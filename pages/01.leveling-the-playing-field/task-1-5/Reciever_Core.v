==> flow/design.v <==
package uart_pkg;
    function integer clog2;
    input integer value;
    begin
    value = value-1;
    for (clog2=0; value>0; clog2=clog2+1)
    value = value>>1;
    end
    endfunction
    parameter CLK_RATE   = 100_000_000;
    parameter BAUD_RATE  = 19200;
endpackage
package uart_pkg;
    function integer clog2;
    input integer value;
    begin
    value = value-1;
    for (clog2=0; value>0; clog2=clog2+1)
    value = value>>1;
    end
    endfunction
    parameter CLK_RATE   = 100_000_000;
    parameter BAUD_RATE  = 19200;
endpackage
`timescale 1ns / 1ps
module Reciever_Core(
    input  wire clk,
    input  wire rst_n,
    input  wire rx,
    output reg rec_data,
    output reg err_data,
    output reg rx_busy,
    output wire[7:0] data_rx
    );
    function integer clog2;
    input integer value;
    begin
    value = value-1;
    for (clog2=0; value>0; clog2=clog2+1)
    value = value>>1;
    end
    endfunction
    parameter CLK_RATE   = 100_000_000;
    parameter BAUD_RATE  = 19200;
    localparam BIT_COUNTER_MAX_VAL = CLK_RATE/BAUD_RATE/16 - 1;
    localparam BIT_COUNTER_BITS = clog2(BIT_COUNTER_MAX_VAL);
    parameter POWERUP  = 3'b000;    
    parameter IDLE     = 3'b001;    
    parameter STRT     = 3'b010;    
    parameter DATAREAD = 3'b011;    
    parameter PARITY   = 3'b100;   
    parameter STP      = 3'b101;
    reg [2:0] state,state_next;
    reg [BIT_COUNTER_BITS-1:0] bit_timer;
    wire [BIT_COUNTER_BITS-1:0] bit_timer_next;
    reg [7:0] data,data_next;
    reg [3:0] stime,stime_next;
    reg [2:0] dtime,dtime_next;
    reg rx_reg;
    reg parity_reg;
    reg parity_reg_next;
    wire pulse;
    always @ (posedge clk, negedge rst_n)
    begin
        if (rst_n==1'b0) 
        begin
            state <= POWERUP;
            data <= 0;
            stime <= 0;
            dtime <= 0;
            bit_timer <= 0;
            parity_reg <= 0;
            rx_reg <= 0;
        end
        else if (clk==1'b1) 
        begin
            state <=state_next;
            data <= data_next;
            stime <= stime_next;
            dtime <= dtime_next;
            bit_timer <= bit_timer_next;
            parity_reg <= parity_reg_next;
            rx_reg <= rx;
        end
    end
    always @ (state,pulse,stime,dtime,data,rx_reg,parity_reg)
    begin
        rx_busy = 1'b1;
        rec_data = 1'b0;
        err_data = 1'b0;
        state_next = state;
        stime_next = stime;
        dtime_next = dtime;
        data_next = data;
        parity_reg_next = parity_reg;
        case(state)
            POWERUP:
                if (rx_reg==1'b1)
                    state_next = IDLE;
            IDLE: begin
                rx_busy = 0;
                if( rx_reg==1'b0)
                    state_next = STRT;  
            end
            STRT: begin
                if (pulse == 1'b1)
                    if (stime == 4'b0111)
                    begin
                        stime_next = 0;
                        dtime_next = 0;
                        parity_reg_next = 1'b1;
                        state_next = DATAREAD;
                    end
                    else
                        stime_next = stime + 1;
            end
            DATAREAD : begin
                if (pulse == 1'b1)
                    if (stime == 4'b1111)
                    begin
                        stime_next = 0;
                        data_next = {rx_reg,data[7:1]};
                        parity_reg_next = parity_reg ^ rx_reg;
                        if (dtime == 3'b111)
                        begin
                            dtime_next = 0;
                            state_next = PARITY;
                        end
                        else
                            dtime_next = dtime + 1;
                    end
                    else
                        stime_next = stime + 1;
            end
            PARITY: begin
               if (pulse == 1'b1)
                 if (stime == 4'b1111)
                 begin
                     stime_next = 0;
                     parity_reg_next = parity_reg ^ rx_reg;
                     state_next = STP;
                 end
                 else
                     stime_next = stime + 1;
            end
            STP: begin
               if (pulse == 1'b1)
                 if (stime == 4'b1111)
                 begin
                     stime_next = 0;
                     if (rx_reg == 1'b1) 
                     begin
                        rec_data = !parity_reg;
                        err_data = parity_reg;
                        state_next = IDLE;
                     end
                     else
                     begin
                        err_data = 1'b1;
                        state_next = IDLE;
                     end
                 end
                 else
                     stime_next = stime + 1;
            end
            default: state_next = POWERUP;
        endcase
    end
 assign bit_timer_next = (bit_timer == BIT_COUNTER_MAX_VAL) ? 0 : (bit_timer+1);
 assign pulse = (bit_timer == BIT_COUNTER_MAX_VAL) ? 1'b1 : 0;
 assign data_rx = data;
endmodule
======== Tool chain data of Reciever_Core ========
The steps from the RTL of Reciever_Core to its reports follow in flow order.
Line numbers count from 1 in the design file above.
Operators carry their Yosys type and port widths (W data, S select, Z words).
Not given: -
inputs
  top ..................................... Reciever_Core
  clock port .............................. clk
  cell library ............................ sky130hd
  timing corner ........................... tt_025C_1v80

======== After elaboration ========
Counts by Yosys on the flattened word-level netlist (proc, flatten, opt, wreduce; memories kept). Register bits leave out memories and registers merged into their read ports (data or address). Print and check cells are left out. Cells with the same type and inputs are merged into one.
word-level totals
  latch bits .............................. 0
  flip-flop bits (word level) ............. 29
  output and inout port bits .............. 11
  word width x clocked read ports ......... 0
  bits in read-only memories .............. 0
  cells after elaboration ................. 85
  bits in writable memories ............... 0
  memories ................................ 0
  bits of input ports ..................... 3
cells by class
  reduce/logical cells .................... 12
  divide/modulo/power cells ............... 0
  $mul .................................... 0
  $add $sub $neg .......................... 3
  bitwise operators ....................... 1
  shift-type cells ........................ 0
  order comparisons ....................... 0
  eq/ne operators ......................... 23
  mux-type cells .......................... 39
operators with widths
  cell                   number
  $mux W3                16
  $ne A2 B2 Y1 const B   11
  $pmux W3 S6            1
  $mux W4                4
  $mux W1                14
  $reduce_and A11 Y1     1
  $reduce_and A5 Y1      2
  $eq A3 B3 Y1 const B   3
  $add A9 B1 Y9 const B  1
  $eq A9 B9 Y1 const B   1
  $mux W9                1
  $pmux W4 S2            1
  $ne A2 B1 Y1 const B   3
  $eq A3 B2 Y1 const B   2
  $reduce_and A3 Y1      2
  $pmux W3 S2            1
  $add A4 B1 Y4 const B  1
  $eq A4 B3 Y1 const B   1
  $eq A4 B4 Y1 const B   1
  $reduce_bool A4 Y1     1
  $add A3 B1 Y3 const B  1
  $eq A3 B1 Y1 const B   1
  $logic_not A3 Y1       1
  $reduce_bool A3 Y1     1
  $reduce_or A3 Y1       1
  $reduce_bool A2 Y1     1
  $reduce_or A2 Y1       1
  $pmux W1 S2            1
Other operator kinds: 2; their cells: 2.

======== Longest topological paths ========
Longest topological path by Yosys (ltp), each cell counted once; first at word level (registers and memories cut), then after technology mapping (sequential cells cut; the memories' decode and read muxes count).
depth
  depth in word-level cells ............... 5
  ABC_AREA ................................ 0
  mapped depth ............................ 6

======== Mapped cells and area ========
Yosys stat after the flow's synthesis: flattened, memories mapped to cells. It holds for the ABC_AREA given above (unset counts as 0); a run with the other value may have another netlist.
synthesis totals
  chip area (Yosys) ....................... 1,574.0 sq um
  sequential area ......................... 802.0 sq um
  flip-flops .............................. 32
  cell count .............................. 138
cells by type
  cell                      number  area in all (sq um)
  sky130_fd_sc_hd__dfrtp_1  31      775.744
  sky130_fd_sc_hd__ha_1     7       87.584
  sky130_fd_sc_hd__mux2_2   6       67.565
  sky130_fd_sc_hd__xnor2_1  6       52.55
  sky130_fd_sc_hd__o21ai_0  9       45.043
  sky130_fd_sc_hd__mux2_1   3       33.782
  sky130_fd_sc_hd__nor2_1   9       33.782
  sky130_fd_sc_hd__nor3_4   2       32.531
  sky130_fd_sc_hd__nand2_1  8       30.029
  sky130_fd_sc_hd__nand3_1  6       30.029
  sky130_fd_sc_hd__dfstp_2  1       26.275
  sky130_fd_sc_hd__xor2_1   3       26.275
  sky130_fd_sc_hd__a21oi_1  5       25.024
  sky130_fd_sc_hd__a31oi_1  4       25.024
  sky130_fd_sc_hd__nor4b_4  1       23.773
  sky130_fd_sc_hd__and3_1   3       18.768
  sky130_fd_sc_hd__inv_1    5       18.768
  sky130_fd_sc_hd__nor4_1   3       18.768
Other cell types: 21; their cells: 26.

======== Worst setup path after synthesis ========
Source: OpenSTA report_checks on the synthesized netlist (no wires, ideal clock, input and output delay 20% of the period each), path of least setup slack; recovery checks are left aside. Register names are those of the netlist, which keeps one name where synthesis merged equal registers.
timing post-synthesis
  kind .................................... reg-to-output
  start ................................... register bit_timer[7]
  end ..................................... output port rec_data
  clock period ............................ 2,860 ps
  delay of the path ....................... 1,586 ps
  setup slack ............................. 702 ps
  external output delay ................... 572 ps
  data required time ...................... 2,288 ps
  arrival ................................. 1,586 ps
  launch time at the first pin ............ 0 ps
  stages .................................. 5
  synthesis period reached ................ 2,158 ps
"delay of the path" = arrival - input delay + setup time.
At an output port there is no setup time.
"stages" counts driving pins, that of a launching flip-flop among them; a cell with two outputs on the path counts twice.
"synthesis period reached" = period - worst setup slack (recovery checks aside). The figure is calculated, with input and output delays left at 20% of the set period.
Between the ends stands the longest chain of elaborated cells between them, by number of cells; it is not shown to be the way that was timed. Of several equally long chains one is given.
A line is the first line of the expression or statement that the cell stems from. Yosys adds cells for indexed reads and writes and turns some case tables into memories.
on the way, post-synthesis
  cell sequence ........................... sky130_fd_sc_hd__dfrtp_1 -> sky130_fd_sc_hd__or4b_4 -> sky130_fd_sc_hd__nor3_4 -> sky130_fd_sc_hd__and2_1 -> sky130_fd_sc_hd__and3_1
  cells in the longest elaborated chain ... 4
ends and longest elaborated chain, post-synthesis
  what             line  text
  start, declared  54    reg [BIT_COUNTER_BITS-1:0] bit_timer;
  start, assigned  71    bit_timer <= 0;
  start, assigned  81    bit_timer <= bit_timer_next;
  $eq A9 B9 Y1     170   assign pulse = (bit_timer == BIT_COUNTER_MAX_VAL) ? 1'b1 : 0;
  $mux W1          170
  $mux W1          147   if (pulse == 1'b1)
  $mux W1          96    case(state)
  end, declared    30    output reg rec_data,

======== Worst path after layout ========
From the final timing report of entry B: the path of least setup slack in the routed layout; clock arrival at registers is part of the times.
The path's times are printed in steps of 10 ps; the period is the one set.
timing after layout
  kind .................................... reg-to-output
  start ................................... register bit_timer[3]
  end ..................................... output port rec_data
  data required time ...................... 3,220 ps
  setup slack ............................. 740 ps
  clock period ............................ 4,020 ps
  stages .................................. 6
  external output delay ................... 800 ps
  arrival ................................. 2,480 ps
  launch time at the first pin ............ 280 ps
Between the ends stands the longest chain of elaborated cells between them, by number of cells; it is not shown to be the way that was timed. Of several equally long chains one is given.
on the way, after layout
  cell sequence ........................... sky130_fd_sc_hd__dfrtp_1 -> sky130_fd_sc_hd__or4b_4 -> sky130_fd_sc_hd__nor3_4 -> sky130_fd_sc_hd__and2_1 -> sky130_fd_sc_hd__and3_1 -> sky130_fd_sc_hd__clkdlybuf4s50_1
  cells in the longest elaborated chain ... 4
ends and longest elaborated chain, after layout
  what             line  text
  start, declared  54    reg [BIT_COUNTER_BITS-1:0] bit_timer;
  start, assigned  71    bit_timer <= 0;
  start, assigned  81    bit_timer <= bit_timer_next;
  $eq A9 B9 Y1     170   assign pulse = (bit_timer == BIT_COUNTER_MAX_VAL) ? 1'b1 : 0;
  $mux W1          170
  $mux W1          147   if (pulse == 1'b1)
  $mux W1          96    case(state)
  end, declared    30    output reg rec_data,

--- measured runs ---
Stored flow runs of Reciever_Core (2 of them; Yosys, OpenROAD, sky130hd). They differ in their settings and are not a sequence. Constraints: input delay and output delay 20% of the set period each, output load 0.01 pF.
"period reached" = clock period - worst setup slack. The figure is calculated, with input and output delays left at 20% of the set period.
"worst setup path time": the worst setup path's part of the clock period (all of it between registers, 20% less for each end at a port) less its slack. A launch clock that arrives late makes it longer, a capture clock that arrives late makes it shorter.
"power consumption": no workload was simulated; the value follows from the tool's default switching activity.
"worst setup path time" is known to 10 ps.

---- entry A ----
settings
  period_ns = 3.56
  CORE_UTILIZATION = 65
  SETUP_SLACK_MARGIN = -0.11
  CORE_MARGIN = 10
  CELL_PAD_IN_SITES_GLOBAL_PLACEMENT = 1
  CELL_PAD_IN_SITES_DETAIL_PLACEMENT = 0
  TNS_END_PERCENT = 50
  GPL_TIMING_DRIVEN = 0
  CTS_CLUSTER_SIZE = 34
  CTS_CLUSTER_DIAMETER = 196
  SLEW_MARGIN = 10
  CAP_MARGIN = 20
results
  no results, placement failed with GPL-0301

---- entry B ----
settings
  period_ns = 4.02
  CORE_UTILIZATION = 35
  SETUP_SLACK_MARGIN = 0.11
  PLACE_DENSITY_LB_ADDON = 0.03
  CORE_MARGIN = 4
  CELL_PAD_IN_SITES_GLOBAL_PLACEMENT = 0
  TNS_END_PERCENT = 10
  GPL_TIMING_DRIVEN = 1
  CTS_CLUSTER_SIZE = 46
  CAP_MARGIN = 20
  SLEW_MARGIN = 20
results
  standard-cell area of the final layout .. 1,871.8 sq um
  chip area after synthesis (Yosys) ....... 1,574.0 sq um
  overall die area ........................ 5,634.0 sq um
  utilization ............................. 43.0 %
  power consumption ....................... 0.6333 mW
  worst setup path time ................... 2,480 ps
  worst setup path type ................... reg-to-output
  post-route setup TNS .................... 0 ps
  period reached .......................... 3,283 ps
  lowest setup slack ...................... 737 ps
  worst hold slack after layout ........... 483 ps
--- end ---
