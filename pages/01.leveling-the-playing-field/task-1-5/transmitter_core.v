==> flow/design.v <==
package uart_pkg;
    function integer clog2;
    input integer value;
    begin
    value = value-1;
    for (clog2=0; value>0; clog2=clog2+1)
    value = value>>1;
    end
    endfunction
    parameter CLK_RATE   = 100_000_000;
    parameter BAUD_RATE  = 19200;
endpackage
package uart_pkg;
    function integer clog2;
    input integer value;
    begin
    value = value-1;
    for (clog2=0; value>0; clog2=clog2+1)
    value = value>>1;
    end
    endfunction
    parameter CLK_RATE   = 100_000_000;
    parameter BAUD_RATE  = 19200;
endpackage
`timescale 1ns / 1ps
module transmitter_core(
    input clk,
    input rst_n,
    input send_data,
    input [7:0] data_tx,
    output tx,
    output reg tx_busy
    );
        function integer clog2;
    input integer value;
    begin
    value = value-1;
    for (clog2=0; value>0; clog2=clog2+1)
    value = value>>1;
    end
    endfunction
    parameter CLK_RATE   = 100_000_000;
    parameter BAUD_RATE  = 19200;
    localparam BIT_COUNTER_MAX_VAL = CLK_RATE/BAUD_RATE - 1;
    localparam BIT_COUNTER_BITS = clog2(BIT_COUNTER_MAX_VAL);
    parameter IDLE     = 3'b000;    
    parameter STRT     = 3'b001;    
    parameter DATASEND = 3'b010;    
    parameter PARITY   = 3'b011;    
    parameter STP      = 3'b100;
    reg [2:0] state,state_next;
    reg [BIT_COUNTER_BITS-1:0] bit_timer;
    wire [BIT_COUNTER_BITS-1:0] bit_timer_next;
    reg [7:0] data;
    wire [7:0] data_next;
    reg [2:0] dtime,dtime_next;
    wire pulse;
    reg tx_reg;
    wire tx_reg_next;
    reg parity_reg;
    reg parity_reg_next;
    reg shift,load,stop,start,clrTimer,parity_bit;
    wire shift_out;
   always @ (posedge clk, negedge rst_n)
    begin
        if (rst_n==1'b0) 
        begin
            state <= IDLE;
            data <= 0;
            dtime <= 0;
            bit_timer <= 0;
            tx_reg   <= 1'b1;
            parity_reg   <= 1'b0;
        end
        else if (clk==1'b1) 
        begin
            state <=state_next;
            data <= data_next;
            dtime <= dtime_next;
            bit_timer <= bit_timer_next;
            tx_reg <= tx_reg_next;
            parity_reg <= parity_reg_next;
        end
    end 
    always @ (send_data,state,pulse,dtime,parity_reg,data)
    begin
        shift = 0;
        load = 0;
        stop = 0;
        parity_bit = 0;
        start = 0;
        clrTimer = 0;
        tx_busy = 1'b1;
        parity_reg_next = parity_reg;
        dtime_next = dtime;
        state_next = state;
        case (state)
            IDLE: begin            
                tx_busy = 0;
                stop = 1'b1;
                clrTimer = 1'b1;
                if ( send_data == 1'b1)
                begin
                    load = 1'b1;
                    state_next = STRT;
                    parity_reg_next = 1'b1;
                end
            end
            STRT : begin
                start = 1;
                if (pulse == 1'b1)
                    state_next = DATASEND;
            end
            DATASEND : begin
                if (pulse == 1'b1)
                begin
                    shift = 1'b1;
                    parity_reg_next = parity_reg ^ data[0];
                    if (dtime == 3'b111)
                    begin
                        dtime_next = 0;
                        state_next = PARITY;
                    end
                    else
                        dtime_next = dtime + 1;
                end
            end            
            PARITY: begin
                    parity_bit = 1'b1;
                    if (pulse == 1'b1)
                        state_next = STP;
            end
            STP: begin
                stop = 1'b1;
                if (pulse == 1'b1)
                    state_next = IDLE;
            end
        endcase
    end
assign bit_timer_next = (clrTimer==1'b1) ? 0 : (bit_timer == BIT_COUNTER_MAX_VAL) ? 0 : (bit_timer + 1);
assign pulse = (bit_timer == BIT_COUNTER_MAX_VAL) ? 1'b1 : 0;
assign data_next = (load == 1'b1) ? data_tx : (shift == 1'b1) ? {1'b0,data[7:1]} : data;
assign shift_out = data[0];
assign tx_reg_next = (stop==1'b1) ? 1'b1 : (start==1'b1) ? 1'b0 : (parity_bit == 1'b1) ? parity_reg : shift_out;
assign tx = tx_reg;
endmodule
Tool chain data of transmitter_core. The steps from the RTL of transmitter_core to its reports follow in flow order. Line numbers count from 1 in the design file above. Library cell names are shortened. The mark n/a stands for no value.

Top: transmitter_core. Clock: clk. Standard-cell library: sky130hd. Library corner: tt_025C_1v80.

Word level. Source: Yosys, flattened and elaborated, memories not mapped. Widths are those after wreduce. Registers that Yosys merges into a memory's read port (data or address) are not register bits. Print and check cells do not count. Equal cells are merged and count once.

For cells after elaboration the number is 57. For bits in registers the number is 29. For input bits the number is 11.

Under add/sub/neg operators stands 2. For equal/unequal tests the number is 12. Reduce/logical cells: 8. For bitwise gates (word level) the number is 1. The figure for mux-type cells is 28.

Operators by type and width (count): 13-bit 2-to-1 mux (2); 3-bit 2-to-1 mux (7); 8-bit 2-to-1 mux (2); 3-bit case mux with 5-bit select (1); 1-bit 2-to-1 mux (15); 13-bit by 1-bit adder with 13-bit output with constant B (1); 13-bit equality test with constant B (1); 2-bit != test with constant B (6); 7-bit AND reduction (1); 3-bit by 2-bit equality test with 1-bit output with constant B (2); 3-bit equality test with constant B (2); 5-bit nonzero test (1); 2-bit nonzero test (2); 3-bit by 1-bit adder with 3-bit output with constant B (1); 3-bit by 1-bit equality test with 1-bit output with constant B (1); 3-bit zero test (1); 3-bit AND reduction (1); 2-bit AND reduction (1); 2-bit OR reduction (1); 1-bit case mux with 2-bit select (1); 1-bit XOR (1).

Logic depth. Yosys ltp: most cells in a row. Word level: on the elaborated netlist, between registers, memories and ports. Mapped: between sequential cells and ports; inverters and the memories' decode and read muxes count.

Under depth in word-level cells stands 6. Under ABC_AREA stands 0. The figure for gate-level depth with buffers is 7. Under mapped depth without buffers stands 5.

Netlist. Yosys stat after the flow's synthesis: flattened, memories mapped to cells. It holds for the ABC_AREA given above (unset counts as 0); a run with the other value may have another netlist.

For sequential part of the area the number is 778.2 um^2. The entry for chip area (Yosys) reads 1485.2 um^2. The entry for standard cells after synthesis reads 139. Mapped flip-flops: 31. Under buffer cells stands 5.

Cell types: dfrtp_1 (count 29, area in all 725.696 um^2); mux2i_1 (count 8, area in all 80.077 um^2); nor2_1 (count 19, area in all 71.318 um^2); xor2_1 (count 7, area in all 61.309 um^2); dfstp_2 (count 2, area in all 52.55 um^2); nand3_1 (count 10, area in all 50.048 um^2); a21oi_1 (count 8, area in all 40.038 um^2); ha_1 (count 3, area in all 37.536 um^2); mux2_2 (count 3, area in all 33.782 um^2); nand4_1 (count 5, area in all 31.28 um^2); o21ai_0 (count 6, area in all 30.029 um^2); and4_1 (count 3, area in all 26.275 um^2); nand2_1 (count 7, area in all 26.275 um^2); buf_6 (count 2, area in all 22.522 um^2); inv_1 (count 4, area in all 15.014 um^2); nand3b_1 (count 2, area in all 15.014 um^2); nor4b_2 (count 1, area in all 15.014 um^2); and4b_4 (count 1, area in all 13.763 um^2).

Not listed: further types 17, cells in them 19.

Worst setup path after synthesis. Source: OpenSTA report_checks on the synthesized netlist (no wires, ideal clock, input and output delay 20% of the period each), path of least setup slack; recovery checks are left aside. Register names are those of the netlist, which keeps one name where synthesis merged equal registers.

Kind: register to register. Start point: register bit_timer[0]. End point: register bit_timer[11]. Under setup slack stands 0.006 ns. The figure for launch time at the first pin is 0.000 ns. Under path buffers stands 2. For period the number is 1.64 ns. Under stages stands 8. Under path delay stands 1.634 ns. Arrival time: 1.561 ns. The entry for synthesis period reached reads 1.634 ns.

"path delay" is the arrival time less input delay plus setup time. "stages": output pins that drive a net of the path, with the launching flip-flop's if there is one; two outputs of one cell count as two. "synthesis period reached" is the clock period less the worst setup slack; recovery checks do not enter. This is arithmetic on one report: input and output delays are still those of the set period (20% each). Between the ends stands the longest chain of elaborated cells between them, by number of cells; it is not shown to be the way that was timed. Of several equally long chains one is given. A line is the first line of the expression or statement that the cell stems from. Yosys adds cells for indexed reads and writes and turns some case tables into memories.

Cell sequence: dfrtp_1 > ha_1 > and4b_4 > and3_1 > buf_6 > or2_4 > buf_6 > a21oi_2. For length of the longest elaborated chain the number is 3.

Ends and longest elaborated chain, post-synthesis: from (decl) (line 52) `reg [BIT_COUNTER_BITS-1:0] bit_timer;`; from (assign) (line 71) `bit_timer <= 0;`; from (assign) (line 80) `bit_timer <= bit_timer_next;`; 13-bit by 1-bit adder with 13-bit output (line 140) `assign bit_timer_next = (clrTimer==1'b1) ? 0 : (bit_timer == BIT_COUNTER_MAX_VAL) ? 0 : (bit_timer + 1);`; 13-bit 2-to-1 mux (2 in a row) (line 140); to (assign) (line 71); to (assign) (line 80); to (decl) (line 52).

Path in the finished layout. From the final timing report of flow run A: the path of least setup slack in the routed layout; clock arrival at registers is part of the times.

Kind: register to output. Start point: register state. End point: output port tx_busy. For period the number is 1.86 ns. Arrival time: 1.37 ns. Under stages stands 3. Under setup slack stands 0.12 ns. Under path buffers stands 1. The figure for launch time at the first pin is 0.28 ns. For external output delay the number is 0.37 ns.

An end named without its bit number is one bit of that signal or, where synthesis recoded a state register, one of its new flip-flops.

Cell sequence: dfstp_2 > inv_1 > clkdlybuf4s50_1.

Ends and longest elaborated chain, after layout: from (decl) (line 51) `reg [2:0] state,state_next;`; from (assign) (line 68) `state <= IDLE;`; from (assign) (line 77) `state <=state_next;`; to (decl) (line 32) `output reg tx_busy`.

Chain of elaborated cells between the ends: none given.

Add stored flow runs of transmitter_core

Record of 2 stored runs of the RTL-to-layout flow on transmitter_core, platform sky130hd. The runs are unordered. Constraints: input delay and output delay 20% of the set period each, output load 0.01 pF. By "achieved clock period" is meant the clock period of the run minus its worst setup slack. This is arithmetic on one report: input and output delays are still those of the set period (20% each). "worst setup path time" is the time allowed to the run's worst setup path (the clock period less input and output delay, where it has them) less its slack. Clock arrival times count: a late capture clock shortens it, a late launch clock lengthens it. By "power" is meant OpenSTA's value without simulated activity: inputs other than the clock are taken to toggle once in ten clock periods, and the tool carries that through the logic.

Flow run A has these settings: period_ns 1.86; SETUP_SLACK_MARGIN 0.06; CAP_MARGIN 20; CORE_MARGIN 2; CORE_UTILIZATION 40; SLEW_MARGIN 20. The die size reads 4,216.6 um^2. For the summed negative setup slack the run shows 0.000 ns. The utilization of the finished layout comes to 48.7%. The achieved clock period stands at 1.737 ns. For the worst setup slack after layout the run shows 0.123 ns. The post-synthesis cell area is 1,485.2 um^2. The standard-cell area of the final layout is 1,756.7 um^2. The power reads 1.694 mW. For the worst setup path time the run shows 1.37 ns. Critical path kind: register to output.

Flow run B has these settings: period_ns 1.04; CORE_UTILIZATION 20; SETUP_SLACK_MARGIN 0.21; PLACE_DENSITY_LB_ADDON 0.14; CORE_ASPECT_RATIO 0.77; CELL_PAD_IN_SITES_GLOBAL_PLACEMENT 0; CELL_PAD_IN_SITES_DETAIL_PLACEMENT 1; ABC_AREA 1; GPL_TIMING_DRIVEN 1; CAP_MARGIN 5; CORE_MARGIN 2; SLEW_MARGIN 20. The die size reads 9,137.9 um^2. For the summed negative setup slack the run shows -9.599 ns. The utilization of the finished layout comes to 35.7%. The achieved clock period stands at 1.435 ns. For the worst setup slack after layout the run shows -0.395 ns. The post-synthesis cell area is 1,676.6 um^2. The standard-cell area of the final layout is 2,926.6 um^2. The power reads 4.545 mW. For the worst setup path time the run shows 1.44 ns. Critical path kind: register to register.
