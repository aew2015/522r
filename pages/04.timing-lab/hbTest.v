==> flow/design.v <==
package uart_pkg;
    function integer clog2;
    input integer value;
    begin
    value = value-1;
    for (clog2=0; value>0; clog2=clog2+1)
    value = value>>1;
    end
    endfunction
    parameter CLK_RATE   = 100_000_000;
    parameter BAUD_RATE  = 19200;
endpackage
package uart_pkg;
    function integer clog2;
    input integer value;
    begin
    value = value-1;
    for (clog2=0; value>0; clog2=clog2+1)
    value = value>>1;
    end
    endfunction
    parameter CLK_RATE   = 100_000_000;
    parameter BAUD_RATE  = 19200;
endpackage
`timescale 1ns / 1ps
module hbTest #(parameter OUTPUT_WIDTH = 16, parameter INCVAL_MULTIPLIER = 3)(input clk, input clr, input inc, input [7:0] incVal, input dec, input [7:0] decVal, output reg [OUTPUT_WIDTH - 1:0] q);
    always @(posedge clk)
    begin
        if(clr == 1'b1)
        begin
            q <= 0;
        end
        else if(inc == 1'b1)
        begin
            q <= q + {{8{incVal[7]}}, incVal[7:0]} * INCVAL_MULTIPLIER;
        end
        else if(dec == 1'b1)
        begin
            q <= q - {{8{decVal[7]}}, decVal[7:0]};
        end
        else
        begin
            q <= q;
        end
    end
endmodule
; Tool chain data of hbTest
; The steps from the RTL of hbTest to its reports follow in flow order.
; Lines are those of the file above, counted from 1.
; Operators carry their Yosys type and port widths (W data, S select, Z words).
; Cell names lack the library's common part.
; The mark -- stands for no value.
[design]
design = hbTest
clock = clk
lib = sky130hd
lib_corner = tt_025C_1v80

; Word level
; Source: Yosys, flattened and elaborated, memories not mapped. Widths are those after wreduce. Registers that Yosys merges into a memory's read port (data or address) are not register bits. Print and check cells do not count. Equal cells are merged and count once.
[bits]
reg_bits = 16
latchBits = 0
ram_bits = 0
rom_bits = 0
clocked_rd_ports_x_width = 0
mem_count = 0
input_bits = 20
wordCells = 7
[classes]
add_sub_neg = 2
multipliers = 1
div = 0
n_cmp = 0
n_eq = 0
n_shift = 0
mux = 2
bitwise = 0
reduce_logical = 1
[ops]
columns = operator, count
row1 = $mul A16 B2 Y16 const B, 1
row2 = $mux W16, 2
row3 = $add A16 B16 Y16, 1
row4 = $sub A16 B16 Y16, 1
row5 = $reduce_bool A2 Y1, 1

; Depth
; Depth = most cells in a row (Yosys ltp): at word level without a register or memory, in the mapped netlist without a sequential cell, where the memories' decode and read muxes count.
[depth]
word_depth = 3
ABC_AREA = 0
mapped_depth = 11
depth_no_buf = 11

; Mapped cells and area
; Source: synth_stat.txt of the flow (Yosys; design flattened, memories mapped). It holds for the ABC_AREA given above (unset counts as 0); a run with the other value may have another netlist.
[by_type]
columns = type, count, area_total_um2
row1 = ha_1, 30, 375.36
row2 = dfxtp_1, 16, 320.307
row3 = fa_1, 9, 180.173
row4 = xnor2_1, 16, 140.134
row5 = a21oi_1, 26, 130.125
row6 = a211oi_1, 11, 82.579
row7 = a21o_1, 11, 82.579
row8 = inv_1, 21, 78.826
row9 = nor2_1, 20, 75.072
row10 = nand2_1, 14, 52.55
row11 = xor2_1, 6, 52.55
row12 = o21ai_0, 10, 50.048
row13 = a221oi_1, 5, 43.792
row14 = mux2i_1, 4, 40.038
row15 = nand2b_1, 5, 31.28
row16 = nor2b_1, 5, 31.28
row17 = a2111oi_2, 2, 30.029
row18 = a221oi_2, 2, 30.029
; Other cell types: 28; their cells: 55.
[synth_totals]
mapped_cells = 268
yosys_area_um2 = 2208.4
sequential_area_um2 = 320.3
ff_cells = 16
buf_cells = 8

; Path before layout
; Source: OpenSTA report_checks on the synthesized netlist (no wires, ideal clock, input and output delay 20% of the period each), path of least setup slack; recovery checks are left aside. Register names are those of the netlist, which keeps one name where synthesis merged equal registers.
[synth_path]
path_type = in2reg
from = input port incVal[0]
to = register q[15]
period_ns = 3.34
setup_ns = 0.096
launch_ns = 0.668
arrival_time_ns = 2.869
path_slack_ns = 0.375
path_delay_ns = 2.297
driving_pins = 11
period_less_setup_slack_ns = 2.965
; "path_delay_ns" is the arrival time less input delay plus setup time.
; "driving_pins" counts driving pins, that of a launching flip-flop among them; a cell with two outputs on the path counts twice.
; "period_less_setup_slack_ns" = period - worst setup slack (recovery checks aside). The figure is calculated, with input and output delays left at 20% of the set period.
; The rows between start and end are the longest chain of elaborated cells between them; the timing report does not say that the signal goes this way. Where chains are equally long, one stands for them.
; A line is the first line of the expression or statement that the cell stems from. Yosys adds cells for indexed reads and writes and turns some case tables into memories.
; A register here has more assigning lines than the two given.
[synth_via]
path_cell_list = fa_1 ha_1 inv_1 fa_1 nor2b_1 o21ai_0 a21oi_1 o21ai_0 o31ai_1 mux2i_1 nor4b_1
elab_chain_cells = 3
cone_cells = 3
lines_between = 2
[synth_rtl]
columns = element, line
row1 = start: declaration, 26  ; module hbTest #(parameter OUTPUT_WIDTH = 16, parameter INCVAL_MULTIPLIER = 3)(input clk, input clr, input inc, ...
row2 = $mul A16 B2 Y16, 35  ; q <= q + {{8{incVal[7]}}, incVal[7:0]} * INCVAL_MULTIPLIER;
row3 = $add A16 B16 Y16, 35
row4 = $mux W16, 33  ; else if(inc == 1'b1)
row5 = end: assignment, 35
row6 = end: assignment, 39  ; q <= q - {{8{decVal[7]}}, decVal[7:0]};
row7 = end: declaration, 26

; Timing after layout
; From the final timing report of record 2: the path of least setup slack in the routed layout; clock arrival at registers is part of the times.
[layout_path]
path_type = in2reg
from = input port incVal[0]
to = register q[15]
period_ns = 5.17
setup_ns = 0.10
launch_ns = 1.03
arrival_time_ns = 4.05
path_slack_ns = 1.27
driving_pins = 12
; The rows between start and end are the longest chain of elaborated cells between them; the timing report does not say that the signal goes this way. Where chains are equally long, one stands for them.
; A register here has more assigning lines than the two given.
[layout_via]
path_cell_list = clkdlybuf4s50_1 fa_1 ha_1 inv_1 fa_1 nor2b_1 o21ai_0 a21oi_1 o21ai_0 o31ai_1 mux2i_1 nor4b_1
elab_chain_cells = 3
cone_cells = 3
lines_between = 2
[layout_rtl]
columns = element, line
row1 = start: declaration, 26  ; module hbTest #(parameter OUTPUT_WIDTH = 16, parameter INCVAL_MULTIPLIER = 3)(input clk, input clr, input inc, ...
row2 = $mul A16 B2 Y16, 35  ; q <= q + {{8{incVal[7]}}, incVal[7:0]} * INCVAL_MULTIPLIER;
row3 = $add A16 B16 Y16, 35
row4 = $mux W16, 33  ; else if(inc == 1'b1)
row5 = end: assignment, 35
row6 = end: assignment, 39  ; q <= q - {{8{decVal[7]}}, decVal[7:0]};
row7 = end: declaration, 26

; Record of 2 stored runs of the RTL-to-layout flow on hbTest, platform sky130hd. The runs are unordered. Constraints: input delay and output delay 20% of the set period each, output load 0.01 pF.
; "period_less_ws_ns" = clock period - worst setup slack. The figure is calculated, with input and output delays left at 20% of the set period.
; "worstPathTime_ns": the worst setup path's part of the clock period (all of it between registers, 20% less for each end at a port) less its slack. A launch clock that arrives late makes it longer, a capture clock that arrives late makes it shorter.
; By "final_power_w" is meant OpenSTA's value without simulated activity: inputs other than the clock are taken to toggle once in ten clock periods, and the tool carries that through the logic.

[record 1: settings]
period_ns = 1.81
CORE_UTILIZATION = 42
SETUP_SLACK_MARGIN = 0.43
PLACE_DENSITY_LB_ADDON = 0.02
CORE_ASPECT_RATIO = 1.24
CELL_PAD_IN_SITES_DETAIL_PLACEMENT = 1
ABC_AREA = 0
GPL_ROUTABILITY_DRIVEN = 0
CTS_CLUSTER_SIZE = 53
MIN_ROUTING_LAYER = met2
CAP_MARGIN = 20
CORE_MARGIN = 2
SLEW_MARGIN = 20
[record 1: results]
outcome = no results, routing failed with GRT-0232

[record 2: settings]
period_ns = 5.17
CORE_UTILIZATION = 38
SETUP_SLACK_MARGIN = 0.53
PLACE_DENSITY_LB_ADDON = 0.09
CELL_PAD_IN_SITES_DETAIL_PLACEMENT = 0
GPL_TIMING_DRIVEN = 1
CTS_CLUSTER_SIZE = 59
CAP_MARGIN = 20
CORE_MARGIN = 2
SLEW_MARGIN = 20
[record 2: results]
final_die_area_um2 = 6437.7
worst_hold_slack_ns = 0.626
final_cell_area_um2 = 2675.1
final_power_w = 0.001145
post_route_util_frac = 0.48
worst_setup_slack_ns = 1.271
period_less_ws_ns = 3.899
total_negative_slack_ns = 0.000
worstPathTime_ns = 2.87
worst_path_kind = in2reg
post_synth_area_um2 = 2208.4
